==> flow/design.v <==
module spram #(parameter ADDR_WIDTH = 8, DATA_WIDTH = 8, DATA_DEPTH = 256)
    (
        input   wire                    clk,
        input   wire                    en,
        input   wire                    wr_en,
        input   wire [ADDR_WIDTH-1:0]   addr,
        input   wire [DATA_WIDTH-1:0]   wr_data,
        output  reg  [DATA_WIDTH-1:0]   rd_data
    );
    reg [DATA_WIDTH-1:0] mem[0:DATA_DEPTH-1];
    always @(posedge clk) begin
        if (en) begin
            if (wr_en) begin
                mem[addr] <= wr_data;
            end else begin
                rd_data <= mem[addr];
            end
        end
    end
endmodule
module dpram #(parameter ADDR_WIDTH = 8, DATA_WIDTH = 8, DATA_DEPTH = 256)
    (
        input   wire                    clk,
        input   wire                    en,
        input   wire                    wr_en,
        input   wire [ADDR_WIDTH-1:0]   wr_addr,
        input   wire [DATA_WIDTH-1:0]   wr_data,
        input   wire [ADDR_WIDTH-1:0]   rd_addr,
        output  reg  [DATA_WIDTH-1:0]   rd_data
    );
    reg [DATA_WIDTH-1:0] mem[0:DATA_DEPTH-1];
    always @(posedge clk) begin
        if (en) begin
            if (wr_en) begin
                mem[wr_addr] <= wr_data;
            end
            rd_data <= mem[rd_addr];
        end
    end
endmodule
==> Tool chain data of spram <==
What the tools print for spram, step after step.
Line numbers count from 1 in the design file above.
Library cell names are shortened.
{ "setup": {"top_module": "spram", "clock": "clk", "library": "sky130hd", "pvt_corner": "tt_025C_1v80"} }

==> After elaboration <==
Source: Yosys, flattened and elaborated, memories not mapped. Widths are those after wreduce. Registers that Yosys merges into a memory's read port (data or address) are not register bits. Print and check cells do not count. Equal cells are merged and count once.
Yosys's memory passes give these memory sizes; they may raise the number of words (mostly to a power of two), join words into wider ones and drop unused or constant bits.
{ "op_classes": {"muxes": 6, "logic": 1, "reduce_and_logical": 1} }
{ "ops": {"columns": ["cell", "count"], "rows": [
  ["8-bit 2-to-1 mux", 4],
  ["2-bit AND reduction", 1],
  ["1-bit 2-to-1 mux", 2],
  ["1-bit NOT", 1]
]} }
{ "bits": {"register_bits": 0, "mem_bits_rw": 2048, "clocked_rd_ports_x_width": 8, "memories": 1, "input_bits": 19, "output_inout_bits": 8} }
{ "mem_list": {"columns": ["name", "size", "width", "read_ports", "write_ports", "line_no", "rtl"], "rows": [
  ["mem", 256, 8, 1, 1, 10, "reg [DATA_WIDTH-1:0] mem[0:DATA_DEPTH-1];"]
]} }

==> Longest topological paths <==
Longest topological path by Yosys (ltp), each cell counted once; first at word level (registers and memories cut), then after technology mapping (sequential cells cut; the memories' decode and read muxes count).
{ "logic_depth": {"word_depth": 2, "ABC_AREA": 1, "depth_mapped": 17, "ltp_nobuf": 13} }

==> After synthesis <==
The flow's flattened synthesis, as Yosys stat reports it; memories are mapped. The netlist is that of the ABC_AREA named above (0 if unset); the other value can give another one.
{ "types": {"columns": ["cell_type", "count", "type_area_um2"], "rows": [
  ["edfxtp_1", 2056, 6.17E+04],
  ["nand2_1", 4695, 1.76E+04],
  ["nor2_1", 345, 1.29E+03],
  ["nand3_1", 256, 1.28E+03],
  ["buf_2", 214, 1.07E+03],
  ["o21ai_1", 128, 640.614],
  ["clkbuf_1", 161, 604.33],
  ["nand4_1", 40, 250.24],
  ["buf_1", 35, 131.376],
  ["buf_6", 9, 101.347],
  ["inv_1", 11, 41.29],
  ["buf_4", 5, 37.536],
  ["inv_2", 3, 11.261],
  ["clkinv_1", 2, 7.507]
]} }
{ "synth_totals": {"mapped_cells": 7960, "area_um2": 84835.1, "sequential_area_um2": 61739.2, "flip_flops": 2056, "buf_cells": 424} }

==> Path before layout <==
Source: OpenSTA report_checks on the synthesized netlist (no wires, ideal clock, input and output delay 20% of the period each), path of least setup slack; recovery checks are left aside. Register names are those of the netlist, which keeps one name where synthesis merged equal registers.
{ "synth_timing": {"path_kind": "input port to flip-flop", "from": "in addr[0]", "to": "mem mem[97][0]", "tclk_ns": 2.88, "input_delay_ns": 0.576, "setup_ns": 0.370, "launch_ns": 0.576, "t_arrival_ns": 2.131, "required_time_ns": 2.510, "setup_slack_ns": 0.379, "delay_ns": 1.925, "stages": 7, "n_path_buf": 5, "synth_period_reached_ns": 2.501} }
"delay_ns" is the arrival time less input delay plus setup time.
"stages" counts driving pins, that of a launching flip-flop among them; a cell with two outputs on the path counts twice.
"synth_period_reached_ns" is the clock period less the worst setup slack; recovery checks do not enter. This is arithmetic on one report: input and output delays are still those of the set period (20% each).
Between the ends stands the longest chain of elaborated cells between them, by number of cells; it is not shown to be the way that was timed. Of several equally long chains one is given.
A line is the first line of the expression or statement that the cell stems from. Yosys adds cells for indexed reads and writes and turns some case tables into memories.
{ "synth_via": {"cell_sequence": "buf_2 -> buf_4 -> buf_4 -> clkbuf_1 -> nand4_1 -> clkbuf_1 -> nor2_1", "elab_chain_cells": 2} }
{ "synth_rtl": {"columns": ["element", "line_no", "rtl"], "rows": [
  ["start: declaration", 6, "input   wire [ADDR_WIDTH-1:0]   addr,"],
  ["8-bit 2-to-1 mux", 13, "if (wr_en) begin"],
  ["8-bit 2-to-1 mux", 12, "if (en) begin"],
  ["end: declaration", 10, "reg [DATA_WIDTH-1:0] mem[0:DATA_DEPTH-1];"]
]} }

==> Path in the finished layout <==
From the final timing report of stored run 2: the path of least setup slack in the routed layout; clock arrival at registers is part of the times.
{ "layout_timing": {"path_kind": "input port to flip-flop", "from": "in addr[0]", "to": "reg rd_data[2]", "tclk_ns": 3.41, "input_delay_ns": 0.68, "setup_ns": 0.26, "launch_ns": 0.68, "t_arrival_ns": 4.28, "required_time_ns": 4.08, "setup_slack_ns": -0.20, "stages": 15, "n_path_buf": 2} }
{ "layout_via": {"cell_sequence": "buf_8 -> inv_8 -> buf_12 -> nand2_1 -> nand2_1 -> nand2_1 -> nand2_1 -> nand2_1 -> nand2_1 -> o21ai_2 -> nand2_1 -> nor2_1 -> nor2_1 -> nor2_1 -> nand2_1"} }
{ "layout_rtl": {"columns": ["element", "line_no", "rtl"], "rows": [
  ["start: declaration", 6, "input   wire [ADDR_WIDTH-1:0]   addr,"],
  ["end: declaration", 8, "output  reg  [DATA_WIDTH-1:0]   rd_data"]
]} }
Chain of elaborated cells between the ends: none given.

Below are 2 stored runs of the flow (Yosys, OpenROAD; platform sky130hd) on spram, each with its settings and what was measured, unordered. Constraints: input delay and output delay 20% of the set period each, output load 0.01 pF.
"achieved clock period (ns)" = clock period - worst setup slack. The figure is calculated, with input and output delays left at 20% of the set period.
"worst setup path time (ns)" is the time allowed to the run's worst setup path (the clock period less input and output delay, where it has them) less its slack. Clock arrival times count: a late capture clock shortens it, a late launch clock lengthens it.
"finish__power__total" is the tool's figure for a default switching activity; nothing was simulated.

settings of stored run 1
{
  "period_ns": 5.11,
  "CORE_UTILIZATION": 53,
  "PLACE_DENSITY_LB_ADDON": 0.08,
  "CORE_ASPECT_RATIO": 0.57,
  "CELL_PAD_IN_SITES_DETAIL_PLACEMENT": 2,
  "TNS_END_PERCENT": 65,
  "ABC_AREA": 1,
  "CTS_CLUSTER_SIZE": 79,
  "CTS_CLUSTER_DIAMETER": 128,
  "CAP_MARGIN": 40,
  "SLEW_MARGIN": 25,
  "CORE_MARGIN": 2
}
report of stored run 1: did not finish, place, DPL-0033

settings of stored run 2
{
  "period_ns": 3.41,
  "CORE_UTILIZATION": 33,
  "PLACE_DENSITY": 0.79,
  "CELL_PAD_IN_SITES_DETAIL_PLACEMENT": 1,
  "ABC_AREA": 1,
  "SLEW_MARGIN": 0,
  "CAP_MARGIN": 20,
  "CORE_MARGIN": 2
}
report of stored run 2
yosys chip area after synthesis (um^2): 84835.1
finish__design__die__area: 261147.0
finish__design__instance__area__stdcell: 98734.7
finish__design__instance__utilization: 0.3853
finish__timing__setup__ws: -0.202
finish__timing__setup__tns: -0.690
finish__timing__hold__ws: 0.231
finish__power__total: 5.505e-02
achieved clock period (ns): 3.612
worst setup path time (ns): 2.93
worst setup path kind: input port to flip-flop
