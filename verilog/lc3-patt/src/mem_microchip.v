==> flow/design.v <==
module clk_div_e #(parameter DIV = 2)
    (
        input  wire arst_n,
        input  wire clk_ref,
        output reg  clk_out
    );
    localparam CNT_VAL  = DIV>>1;
    localparam CNT_SIZE = $clog2(CNT_VAL) + 1;
    reg [CNT_SIZE-1:0] cnt;
    initial begin
        cnt = 0;
        clk_out = 0;
    end
    always @(posedge clk_ref or negedge arst_n) begin
        if (!arst_n) begin
            cnt <= 0;
            clk_out <= 0;
        end else begin
            if (cnt == CNT_VAL - 1) begin
                cnt <= 0;
                clk_out <= ~clk_out;
            end else begin
                cnt <= cnt + 1;
            end
        end
    end
endmodule
module clk_div_o #(parameter DIV = 3)
    (
        input  wire arst_n,
        input  wire clk_ref,
        output wire clk_out
    );
    localparam CNT_VAL  = DIV - 1;
    localparam CNT_SIZE = $clog2(CNT_VAL) + 1;
    reg [CNT_SIZE-1:0] cnt;
    reg [1:0] tff;       
    wire [1:0] tff_en;
    assign tff_en[0] = (cnt == 0);                  
    assign tff_en[1] = (cnt == ((DIV + 1) >> 1));   
    assign clk_out = tff[0] ^ tff[1];
    initial begin
        cnt = 0;
        tff <= 0;
    end
    always @(posedge clk_ref or negedge arst_n) begin
        if (!arst_n) begin
            cnt <= 0;
            tff[0] <= 0;
        end else begin
            cnt <= (cnt != CNT_VAL) ? cnt + 1 : 0;
            tff[0] <= tff[0] ^ tff_en[0];
        end
    end
    always @(negedge clk_ref) begin
        if (!arst_n) begin
            tff[1] <= 0;
        end else begin
            tff[1] <= tff[1] ^ tff_en[1];
        end
    end
endmodule
module mem_microchip
    (
        input   wire    arst_n,
        input   wire    clk,
        input  wire        init_txn,
        input  wire        wtxn,
        input  wire [15:0] addr,
        input  wire [15:0] wdata,
        output wire [15:0] rdata,
        output wire        rdy,      
        output wire        sck,      
        output wire [1:0]  mosi,
        input  wire [1:0]  miso,
        output wire [1:0]  cs_n      
    );
    localparam INST_READ = 8'b0000_0011;
    localparam INST_WRIT = 8'b0000_0010;
    localparam ST_IDLE  = 0;
    localparam ST_INST  = 1;
    localparam ST_WAIT  = 2;
    localparam ST_FAULT = 3;
    localparam NUM_STATES = 3;
    localparam STATE_SIZE = $clog2(NUM_STATES);
    reg [STATE_SIZE-1:0] cs;
    reg [1:0]  sel;
    assign cs_n = ~sel;  
    reg [31:0] shf_o[0:1];
    reg [7:0]  shf_i[0:1];
    reg        r_wren;   
    reg [15:0] r_addr;
    reg [15:0] r_wdata;
    reg [15:0] r_rdata; assign rdata = r_rdata;
    reg [5:0]  r_cnt;    
    wire clk_sck;
    wire div_arst_n;
    clk_div_o #(5) div_sck (div_arst_n, clk, clk_sck);
    reg [STATE_SIZE-1:0] ns;
    reg o_rdy; assign rdy = o_rdy;
    reg o_set_sel;   
    reg o_clr_sel;   
    reg o_ld_addr;   
    reg o_ld_wdata;  
    reg o_ld_rdata;  
    reg o_ld_shf_o;  
    reg o_ld_wren;   
    reg o_rst_cnt;   
    reg o_rst_div; assign div_arst_n =  ~o_rst_div;  
    reg o_sck_en; assign sck = o_sck_en & clk_sck;  
    reg o_shf_en;    
    wire q_init = init_txn;
    wire q_wren = r_wren;
    always @(*) begin
        ns = ST_FAULT;
        o_rdy       = 0;
        o_set_sel   = 0;
        o_clr_sel   = 0;
        o_ld_addr   = 0;
        o_ld_wdata  = 0;
        o_ld_rdata  = 0;
        o_ld_shf_o  = 0;
        o_ld_wren   = 0;
        o_rst_cnt   = 0;
        o_rst_div   = 0;
        o_sck_en    = 0;
        o_shf_en    = 0;
        case (cs)
        ST_IDLE: begin
            if (q_init) begin
                ns = ST_INST;
                o_ld_addr   = 1;
                o_ld_wdata  = 1;
                o_ld_wren   = 1;
                o_rst_cnt   = 1;
            end else begin
                ns = ST_IDLE;
                o_rdy       = 1;
                o_clr_sel   = 1;
            end
        end
        ST_INST: begin
            ns = ST_WAIT;
            o_ld_shf_o = 1;
            o_set_sel  = 1;
            o_rst_div  = 1;
        end
        ST_WAIT: begin
            if (r_cnt == 32) begin
                ns = ST_IDLE;
                o_ld_rdata = !q_wren;  
            end else begin
                ns = ST_WAIT;
                o_sck_en = 1;
                o_shf_en = 1;
            end
        end
        endcase
    end
    initial begin
        cs <= ST_IDLE;
        r_wren <= 0;
        r_addr <= 0;
        r_wdata <= 0;
        r_rdata <= 0;
        r_cnt <= 0;
        sel <= 0;
    end
    always @(posedge clk or negedge arst_n) begin
        if (!arst_n) begin
            cs <= ST_IDLE;
            r_wren <= 0;
            r_addr <= 0;
            r_wdata <= 0;
            r_rdata <= 0;
            r_cnt <= 0;
            sel <= 0;
        end else begin
            cs <= ns;
            if (o_set_sel) begin
                sel <= r_addr[15] ? 2'b10 : 2'b01;
            end else if (o_clr_sel) begin
                sel <= 2'b00;
            end
            if (o_ld_addr)  r_addr  <= addr;
            if (o_ld_wdata) r_wdata <= wdata;
            if (o_ld_rdata) r_rdata <= {shf_i[1], shf_i[0]};
            if (o_ld_shf_o) begin
                if (q_wren) begin
                    shf_o[0] <= {INST_WRIT, r_addr, r_wdata[7:0]};
                    shf_o[1] <= {INST_WRIT, r_addr, r_wdata[15:8]};
                end else begin
                    shf_o[0] <= {INST_READ, r_addr, 8'h00};
                    shf_o[1] <= {INST_READ, r_addr, 8'h00};
                end
            end
            if (o_ld_wren)  r_wren  <= wtxn;
            if (o_rst_cnt) r_cnt <= 0;
        end
    end
    always @(negedge sck) begin
        if (o_shf_en) begin
            shf_o[0] <= {shf_o[0][30:0], 1'b0};
            shf_o[1] <= {shf_o[1][30:0], 1'b0};
        end
    end
    always @(posedge sck) begin
        if (o_shf_en) begin
            r_cnt <= r_cnt + 1;
            shf_i[0] <= {shf_i[0][6:0], miso[0]};
            shf_i[1] <= {shf_i[1][6:0], miso[1]};
        end
    end
    assign mosi[0] = shf_o[0][31];
    assign mosi[1] = shf_o[1][31];
endmodule
# Tool chain data of mem_microchip
# What the tools print for mem_microchip, step after step.
# Lines are those of the file above, counted from 1.
# Operators carry their Yosys type and port widths (W data, S select, Z words).
# The mark n/a stands for no value.
# inputs
top	mem_microchip
clock_port	clk
cell_library	sky130hd
corner	tt_025C_1v80

# Elaborated design
# Source: Yosys, flattened and elaborated. Widths are those after wreduce. Registers that Yosys merges into a memory's read port (data or address) are not register bits. Print and check cells do not count.
# word_totals
register_bits	25
inputBits	38
# op_classes
addsub	1
n_eq	4
n_mux	12
bitwise	5
reduce_and_logical	4
# op_table
operator	count
$mux W1	7
$mux W2	3
$pmux W2 S2	1
$xor A1 B1 Y1	3
$add A3 B1 Y3 const B	1
$eq A3 B2 Y1 const B	1
$ne A3 B3 Y1 const B	1
$logic_not A3 Y1	1
$mux W3	1
$eq A2 B1 Y1 const B	1
$eq A2 B2 Y1 const B	1
$not A2 Y2	1
$logic_not A2 Y1	1
$reduce_bool A2 Y1	1
$reduce_or A2 Y1	1
$and A1 B1 Y1	1

# Logic depth
# Longest topological path by Yosys (ltp), each cell counted once; first at word level (registers and memories cut), then after technology mapping (sequential cells cut; the memories' decode and read muxes count).
# logic_depth
ltp_word	4
abc_area	0
mapped_depth	4
depth_no_buf	4

# Mapped cells and area
# The flow's flattened synthesis, as Yosys stat reports it; memories are mapped. The netlist is that of the ABC_AREA named above (0 if unset); the other value can give another one.
# by_type
cell	count	area_total_um2
sky130_fd_sc_hd__dfrtp_1	9	225.216
sky130_fd_sc_hd__buf_4	18	135.13
sky130_fd_sc_hd__ha_1	3	37.536
sky130_fd_sc_hd__inv_1	8	30.029
sky130_fd_sc_hd__xnor2_1	3	26.275
sky130_fd_sc_hd__dfxtp_1	1	20.019
sky130_fd_sc_hd__nand2_1	5	18.768
sky130_fd_sc_hd__mux2_4	1	15.014
sky130_fd_sc_hd__a21oi_1	2	10.01
sky130_fd_sc_hd__o21ai_0	2	10.01
sky130_fd_sc_hd__and2b_2	1	8.758
sky130_fd_sc_hd__a21boi_0	1	7.507
sky130_fd_sc_hd__and2b_1	1	7.507
sky130_fd_sc_hd__nor2_1	2	7.507
sky130_fd_sc_hd__nor3b_1	1	7.507
sky130_fd_sc_hd__nand2_2	1	6.256
sky130_fd_sc_hd__nor2_2	1	6.256
sky130_fd_sc_hd__o21ai_1	1	5.005
sky130_fd_sc_hd__conb_1	1	3.754
# mapped
cell_count	62
synth_area_um2	588.1
sequential_area_um2	245.2
ff_cells	10
buffers	18
# The figures by module come from a second, unflattened synthesis with its own total; it is not the netlist above.
# hier_totals
cells_unflattened	59
area_unflattened_um2	604.3
# Rows give one instance, submodules left out.
# modules
mod	n_inst	cells	mod_area_um2	seq_area_um2
mem_microchip	1	39	367.9	125.1
clk_div_o (DIV=5)	1	20	236.5	120.1

==> runs of mem_microchip <==
Measured data: module mem_microchip, platform sky130hd, 2 stored runs of the flow under differing settings, order arbitrary. Input and output delays are each 20% of the period that was set; the output load is 0.01 pF.
By "power_total_mw" is meant OpenSTA's value without simulated activity: inputs other than the clock are taken to toggle once in ten clock periods, and the tool carries that through the logic.

Record 1, flow files:
==> flow/run.sh <==
#!/bin/bash
# the make line also repeats the synthesis and layout settings of config.mk as NAME=value (left out here)
make -C /OpenROAD-flow-scripts/flow DESIGN_CONFIG=/design/flow/config.mk WORK_HOME=/design/flow/orfs CLKGATE_MAP_FILE= finish
==> flow/config.mk <==
export PLATFORM = sky130hd
export DESIGN_NAME = mem_microchip
export DESIGN_NICKNAME = mem_microchip
export VERILOG_FILES = /design/flow/design.v
export SDC_FILE = /design/flow/constraint.sdc
export NUM_CORES = 4
export LEC_CHECK = 0
export CAP_MARGIN = 20
export CORE_MARGIN = 2
export CORE_UTILIZATION = 40
export SLEW_MARGIN = 20
==> flow/constraint.sdc <==
create_clock -name core_clock -period 3.68 [get_ports {clk}]
set_input_delay 0.7360 -clock core_clock [delete_from_list [all_inputs] [get_ports {clk}]]
set_output_delay 0.7360 -clock core_clock [all_outputs]
set_load 0.01 [all_outputs]

==> results of record 1, as CSV <==
result,value
synthArea_um2,588.1
total_die_area_um2,1792.7
finish.stdcell_area_um2,648.1
utilization_frac,0.486
ws_setup_ps,-14
setup_tns_ps,-14
hold_ws_ps,471
power_total_mw,0.2049

Record 2, flow files:
==> flow/run.sh <==
#!/bin/bash
# the make line also repeats the synthesis and layout settings of config.mk as NAME=value (left out here)
make -C /OpenROAD-flow-scripts/flow DESIGN_CONFIG=/design/flow/config.mk WORK_HOME=/design/flow/orfs CLKGATE_MAP_FILE= finish
==> flow/config.mk <==
export PLATFORM = sky130hd
export DESIGN_NAME = mem_microchip
export DESIGN_NICKNAME = mem_microchip
export VERILOG_FILES = /design/flow/design.v
export SDC_FILE = /design/flow/constraint.sdc
export NUM_CORES = 4
export LEC_CHECK = 0
export CAP_MARGIN = 5
export CELL_PAD_IN_SITES_DETAIL_PLACEMENT = 2
export CELL_PAD_IN_SITES_GLOBAL_PLACEMENT = 3
export CORE_MARGIN = 6
export CORE_UTILIZATION = 53
export CTS_CLUSTER_SIZE = 63
export GPL_ROUTABILITY_DRIVEN = 0
export GPL_TIMING_DRIVEN = 1
export MAX_ROUTING_LAYER = met4
export MIN_ROUTING_LAYER = met2
export SETUP_SLACK_MARGIN = 0.79
export SLEW_MARGIN = 20
export TNS_END_PERCENT = 10
==> flow/constraint.sdc <==
create_clock -name core_clock -period 4.84 [get_ports {clk}]
set_input_delay 0.9680 -clock core_clock [delete_from_list [all_inputs] [get_ports {clk}]]
set_output_delay 0.9680 -clock core_clock [all_outputs]
set_load 0.01 [all_outputs]

Record 2: incomplete, placement halted on GPL-0301
